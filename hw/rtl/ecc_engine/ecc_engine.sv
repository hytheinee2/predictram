==> flow/design.v <==
module ecc_engine #(
    parameter DATA_WIDTH = 64,
    parameter ECC_WIDTH  = 8
)(
    input  logic                   clk,
    input  logic                   rst_n,
    input  logic [DATA_WIDTH-1:0]  wdata_cpu,
    input  logic                   wdata_valid,
    output logic [DATA_WIDTH+ECC_WIDTH-1:0] dfi_wdata, 
	output logic                            dfi_wdata_valid,
    input  logic [DATA_WIDTH+ECC_WIDTH-1:0] dfi_rdata, 
    input  logic                            dfi_rdata_valid, 
    output logic [DATA_WIDTH-1:0]  rdata_cpu,
    output logic                   rdata_valid, 
    output logic [ECC_WIDTH-1:0]   ml_syndrome,
    output logic                   ml_err_sbe,
    output logic                   ml_err_dbe,
    output logic                   ml_err_in_parity
);
    logic [ECC_WIDTH-1:0]  wdata_ecc_comb;
    logic [DATA_WIDTH-1:0] rdata_cpu_comb;
    logic [ECC_WIDTH-1:0]  syndrome_comb;
    logic                  sbe_comb, dbe_comb;
    logic                  parity_err_comb;
    ecc_encoder #(.DATA_WIDTH(DATA_WIDTH)) enc (
        .data_in (wdata_cpu),
        .ecc_out (wdata_ecc_comb)
    );
    ecc_decoder #(.DATA_WIDTH(DATA_WIDTH)) dec (
        .data_in  (dfi_rdata[DATA_WIDTH-1:0]),
        .ecc_in   (dfi_rdata[71:64]),
        .data_out (rdata_cpu_comb),
        .syndrome (syndrome_comb),
        .err_sbe  (sbe_comb),
        .err_dbe  (dbe_comb),
        .err_in_parity (parity_err_comb)
    );
    always_ff @(posedge clk or negedge rst_n) begin
        if (!rst_n) begin
            dfi_wdata    <= '0;
            rdata_cpu    <= '0;
            rdata_valid  <= 1'b0;
            ml_syndrome  <= '0;
            ml_err_sbe   <= 1'b0;
            ml_err_dbe   <= 1'b0;
        end else begin
            if (wdata_valid) begin
                dfi_wdata <= {wdata_ecc_comb, wdata_cpu};
				dfi_wdata_valid <= wdata_valid;
            end
            rdata_cpu   <= rdata_cpu_comb;
            rdata_valid <= dfi_rdata_valid;
            if (dfi_rdata_valid) begin
                ml_syndrome <= syndrome_comb;
                ml_err_sbe  <= sbe_comb;
                ml_err_dbe  <= dbe_comb;
                ml_err_in_parity <= parity_err_comb;
            end else begin
                ml_err_sbe  <= 1'b0;
                ml_err_dbe  <= 1'b0;
                ml_err_in_parity <= 1'b0;
            end
        end
    end
endmodule
module ecc_encoder #(
    parameter DATA_WIDTH = 64,
    parameter ECC_WIDTH  = 8
)(
    input  logic [DATA_WIDTH-1:0] data_in,
    output logic [ECC_WIDTH-1:0]  ecc_out
);
    always_comb begin
    ecc_out[0] = ^(data_in & 64'h0422_5853_2DA6_5CB7);
    ecc_out[1] = ^(data_in & 64'h0844_A895_56AA_AD5B);
    ecc_out[2] = ^(data_in & 64'h1089_3119_9B33_366D);
    ecc_out[3] = ^(data_in & 64'h2111_C221_E3C3_C78E);
    ecc_out[4] = ^(data_in & 64'h421E_043E_03FC_07F0);
    ecc_out[5] = ^(data_in & 64'h83E0_07C0_03FF_F800);
    ecc_out[6] = ^(data_in & 64'hFC00_07FF_FC00_0000);
    ecc_out[7] = ^(data_in & 64'hFFFF_F800_0000_0000);
end
endmodule
module ecc_decoder #(
    parameter DATA_WIDTH = 64,
    parameter ECC_WIDTH  = 8
)(
    input  logic [DATA_WIDTH-1:0] data_in,
    input  logic [ECC_WIDTH-1:0]  ecc_in,
    output logic [DATA_WIDTH-1:0] data_out,
    output logic [ECC_WIDTH-1:0]  syndrome,
    output logic                  err_sbe,
    output logic                  err_dbe,
    output logic                  err_in_parity
);
    logic [ECC_WIDTH-1:0] recalc_ecc;
    logic [3:0] weight;
    always_comb begin
        recalc_ecc[0] = ^(data_in & 64'h0422_5853_2DA6_5CB7) ^ ecc_in[0];
        recalc_ecc[1] = ^(data_in & 64'h0844_A895_56AA_AD5B) ^ ecc_in[1];
        recalc_ecc[2] = ^(data_in & 64'h1089_3119_9B33_366D) ^ ecc_in[2];
        recalc_ecc[3] = ^(data_in & 64'h2111_C221_E3C3_C78E) ^ ecc_in[3];
        recalc_ecc[4] = ^(data_in & 64'h421E_043E_03FC_07F0) ^ ecc_in[4];
        recalc_ecc[5] = ^(data_in & 64'h83E0_07C0_03FF_F800) ^ ecc_in[5];
        recalc_ecc[6] = ^(data_in & 64'hFC00_07FF_FC00_0000) ^ ecc_in[6];
        recalc_ecc[7] = ^(data_in & 64'hFFFF_F800_0000_0000) ^ ecc_in[7];
        syndrome = recalc_ecc;
    end
    always_comb begin
         err_sbe = 0;
         err_dbe = 0;
         err_in_parity = 0;
         data_out = data_in;
        weight = 0;
        for (int i=0; i<8; i++) weight += syndrome[i];
        if (syndrome != 0) begin
         if (weight[0] == 1'b1) begin
            err_sbe = 1;
            err_dbe = 0;
            data_out = data_in;  
            case (syndrome)
                8'h07: data_out[0] = ~data_in[0];
                8'h0B: data_out[1] = ~data_in[1];
                8'h0D: data_out[2] = ~data_in[2];
                8'h0E: data_out[3] = ~data_in[3];
                8'h13: data_out[4] = ~data_in[4];
                8'h15: data_out[5] = ~data_in[5];
                8'h16: data_out[6] = ~data_in[6];
                8'h19: data_out[7] = ~data_in[7];
                8'h1A: data_out[8] = ~data_in[8];
                8'h1C: data_out[9] = ~data_in[9];
                8'h1F: data_out[10] = ~data_in[10];
                8'h23: data_out[11] = ~data_in[11];
                8'h25: data_out[12] = ~data_in[12];
                8'h26: data_out[13] = ~data_in[13];
                8'h29: data_out[14] = ~data_in[14];
                8'h2A: data_out[15] = ~data_in[15];
                8'h2C: data_out[16] = ~data_in[16];
                8'h2F: data_out[17] = ~data_in[17];
                8'h31: data_out[18] = ~data_in[18];
                8'h32: data_out[19] = ~data_in[19];
                8'h34: data_out[20] = ~data_in[20];
                8'h37: data_out[21] = ~data_in[21];
                8'h38: data_out[22] = ~data_in[22];
                8'h3B: data_out[23] = ~data_in[23];
                8'h3D: data_out[24] = ~data_in[24];
                8'h3E: data_out[25] = ~data_in[25];
                8'h43: data_out[26] = ~data_in[26];
                8'h45: data_out[27] = ~data_in[27];
                8'h46: data_out[28] = ~data_in[28];
                8'h49: data_out[29] = ~data_in[29];
                8'h4A: data_out[30] = ~data_in[30];
                8'h4C: data_out[31] = ~data_in[31];
                8'h4F: data_out[32] = ~data_in[32];
                8'h51: data_out[33] = ~data_in[33];
                8'h52: data_out[34] = ~data_in[34];
                8'h54: data_out[35] = ~data_in[35];
                8'h57: data_out[36] = ~data_in[36];
                8'h58: data_out[37] = ~data_in[37];
                8'h61: data_out[38] = ~data_in[38];
                8'h62: data_out[39] = ~data_in[39];
                8'h64: data_out[40] = ~data_in[40];
                8'h68: data_out[41] = ~data_in[41];
                8'h70: data_out[42] = ~data_in[42];
                8'h83: data_out[43] = ~data_in[43];
                8'h85: data_out[44] = ~data_in[44];
                8'h86: data_out[45] = ~data_in[45];
                8'h89: data_out[46] = ~data_in[46];
                8'h8A: data_out[47] = ~data_in[47];
                8'h8C: data_out[48] = ~data_in[48];
                8'h91: data_out[49] = ~data_in[49];
                8'h92: data_out[50] = ~data_in[50];
                8'h94: data_out[51] = ~data_in[51];
                8'h98: data_out[52] = ~data_in[52];
                8'hA1: data_out[53] = ~data_in[53];
                8'hA2: data_out[54] = ~data_in[54];
                8'hA4: data_out[55] = ~data_in[55];
                8'hA8: data_out[56] = ~data_in[56];
                8'hB0: data_out[57] = ~data_in[57];
                8'hC1: data_out[58] = ~data_in[58];
                8'hC2: data_out[59] = ~data_in[59];
                8'hC4: data_out[60] = ~data_in[60];
                8'hC8: data_out[61] = ~data_in[61];
                8'hD0: data_out[62] = ~data_in[62];
                8'hE0: data_out[63] = ~data_in[63];
                8'h01, 8'h02, 8'h04, 8'h08, 8'h10, 8'h20, 8'h40, 8'h80: begin 
                        err_in_parity = 1'b1;  
                end
                default: ;  
            endcase
        end else begin
            err_sbe = 0;
            err_dbe = 1;
            data_out = data_in;  
        end
      end
    end 
endmodule
Tool chain data of ecc_engine
What the tools print for ecc_engine, step after step.
Line numbers count from 1 in the design file above.
Library cell names are shortened.
A cell with n/a has no value.
- top: ecc_engine
- clock port: clk
- standard-cell library: sky130hd
- corner: tt_025C_1v80

Elaborated design
Counts by Yosys on the flattened word-level netlist (proc, flatten, opt, wreduce; memories kept). Register bits leave out memories and registers merged into their read ports (data or address); mux counts leave out enables and synchronous resets folded into registers. Print and check cells are left out. Cells with the same type and inputs are merged into one.
- register bits after elaboration at 148
- noted input bits: 140
- noted output and inout bits: 149
- reduce/logical cells: 19
- multiplexer cells at 73
- noted add/sub/neg operators: 7
- bitwise logic cells: 72
- noted eq/ne operators: 72
- operators with widths (cell ; count):
    XOR reduction 64 bit ; 16
    equality test 8 bit (second input constant) ; 22
    equality test 8 x 7 -> 1 bit (second input constant) ; 18
    equality test 8 x 6 -> 1 bit (second input constant) ; 16
    2-to-1 mux 64 bit ; 2
    2-to-1 mux 1 bit ; 71
    inverter 1 bit ; 64
    equality test 8 x 5 -> 1 bit (second input constant) ; 8
    equality test 8 x 4 -> 1 bit (second input constant) ; 4
    equality test 8 x 3 -> 1 bit (second input constant) ; 2
    bitwise XOR 1 bit ; 8
    equality test 8 x 1 -> 1 bit (second input constant) ; 1
    equality test 8 x 2 -> 1 bit (second input constant) ; 1
    nonzero test 8 bit ; 1
    OR reduction 8 bit ; 1
    adder 1 bit ; 7
    AND reduction 3 bit ; 1

Logic depth
Yosys ltp: most cells in a row. Word level: on the elaborated netlist, between registers, memories and ports. Mapped: between sequential cells and ports; inverters and the memories' decode and read muxes count.
- depth in word-level cells: 12
- ABC_AREA at 0
- mapped depth: 14

After synthesis
Yosys stat after the flow's synthesis: flattened, memories mapped to cells. It holds for the ABC_AREA given above (unset counts as 0); a run with the other value may have another netlist.
Totals and module areas in this step are rounded.
- mapped cells at 728
- area of sequential cells at 3710 sq um
- mapped area: 8730 sq um
- noted buffers: 21
- mapped flip-flops at 148
- cell types (cell ; count ; total area (sq um)):
    dfrtp_1 ; 147 ; 3.68E+03
    xnor2_1 ; 260 ; 2.28E+03
    mux2_2 ; 72 ; 810.778
    xnor3_1 ; 18 ; 405.389
    xor2_1 ; 46 ; 402.886
    nand4_1 ; 18 ; 112.608
    nand2_1 ; 29 ; 108.854
    nor2_1 ; 22 ; 82.579
    and2_1 ; 13 ; 81.328
    xnor3_2 ; 3 ; 71.318
    nand3_1 ; 13 ; 65.062
    ha_1 ; 4 ; 50.048
    nor3_1 ; 10 ; 50.048
    xor3_1 ; 2 ; 47.546
    clkbuf_1 ; 11 ; 41.29
    a21oi_1 ; 8 ; 40.038
    mux2i_1 ; 4 ; 40.038
    and3b_1 ; 4 ; 35.034
Other cell types: 23; their cells: 44.
By module: a second synthesis without flattening, with its own total; a netlist apart from the flattened one above.
- cells (unflattened synthesis) at 684
- area (unflattened synthesis): 9150 sq um
Each row is one instance without its submodules.
- modules (module ; area (sq um) ; sequential area (sq um) ; cells ; instances):
    ecc_engine ; 5060 ; 3710 ; 242 ; 1
    ecc_decoder (DATA_WIDTH=64) ; 2760 ; 0.0 ; 330 ; 1
    ecc_encoder (DATA_WIDTH=64) ; 1330 ; 0.0 ; 112 ; 1

Path before layout
OpenSTA on the mapped netlist: ideal clock, no wires. The path of least setup slack (recovery checks aside). Input and output delay are each 20% of the period. Register names are those of the netlist, which keeps one name where synthesis merged equal registers.
- path kind: input to register
- start: input dfi_rdata[12]
- end: register rdata_cpu[62]
- clock period at 3.79 ns
- noted setup slack: 0.017 ns
- noted delay of the path: 3.015 ns
- noted stages: 13
- noted arrival time: 3.650 ns
- noted path buffers: 1
- noted time at the first pin: 0.758 ns
- noted period reached after synthesis: 3.773 ns
"delay of the path" = arrival - input delay + setup time.
"stages": output pins that drive a net of the path, with the launching flip-flop's if there is one; two outputs of one cell count as two.
"period reached after synthesis" = period - worst setup slack (recovery checks aside). The figure is calculated, with input and output delays left at 20% of the set period.
The rows between start and end are the longest chain of elaborated cells between them; the timing report does not say that the signal goes this way. Where chains are equally long, one stands for them.
A line is the first line of the expression or statement that the cell stems from. Yosys adds cells for indexed reads and writes and turns some case tables into memories.
- cells stage by stage: xor3_1 > xnor2_1 > xnor2_1 > xnor2_1 > xnor2_1 > inv_1 > ha_1 > xnor3_1 > xnor3_2 > xnor3_2 > buf_6 > nand4_1 > xnor2_1
- noted length of the longest elaborated chain: 11
- RTL lines, path after synthesis (element ; line ; text):
    start: declaration ; 11 ; input  logic [DATA_WIDTH+ECC_WIDTH-1:0] dfi_rdata,
    XOR reduction 64 bit ; 99 ; recalc_ecc[0] = ^(data_in & 64'h0422_5853_2DA6_5CB7) ^ ecc_in[0];
    bitwise XOR 1 bit ; 99 ;
    adder 1 bit x7 ; 115 ; for (int i=0; i<8; i++) weight += syndrome[i];
    2-to-1 mux 64 bit ; 117 ; if (weight[0] == 1'b1) begin
    2-to-1 mux 64 bit ; 116 ; if (syndrome != 0) begin
    end: assignment ; 41 ; rdata_cpu    <= '0;
    end: assignment ; 51 ; rdata_cpu   <= rdata_cpu_comb;
    end: declaration ; 13 ; output logic [DATA_WIDTH-1:0]  rdata_cpu,

Lab notebook: ecc_engine

2 stored runs of ecc_engine in the flow (synthesis by Yosys, layout by OpenROAD, sky130hd cells), in arbitrary order. Constraints: input delay and output delay 20% of the set period each, output load 0.01 pF.

Flow run 1
Settings were period_ns = 3.79; CORE_UTILIZATION = 62; SETUP_SLACK_MARGIN = 0.44; PLACE_DENSITY = 0.37; HOLD_SLACK_MARGIN = 0.12; CORE_MARGIN = 2; CELL_PAD_IN_SITES_GLOBAL_PLACEMENT = 0; TNS_END_PERCENT = 65; ABC_AREA = 0; SLEW_MARGIN = 15; MAX_ROUTING_LAYER = met5; CAP_MARGIN = 20
- no final report: clock tree synthesis broke off with DPL-0038

Flow run 2
Settings were period_ns = 3.26; CORE_UTILIZATION = 49; SETUP_SLACK_MARGIN = -0.14; PLACE_DENSITY_LB_ADDON = 0.22; CELL_PAD_IN_SITES_GLOBAL_PLACEMENT = 3; ABC_AREA = 1; GPL_TIMING_DRIVEN = 0; SLEW_MARGIN = 15; CAP_MARGIN = 20; CORE_MARGIN = 2
- no final report: placement broke off with FLW-0024
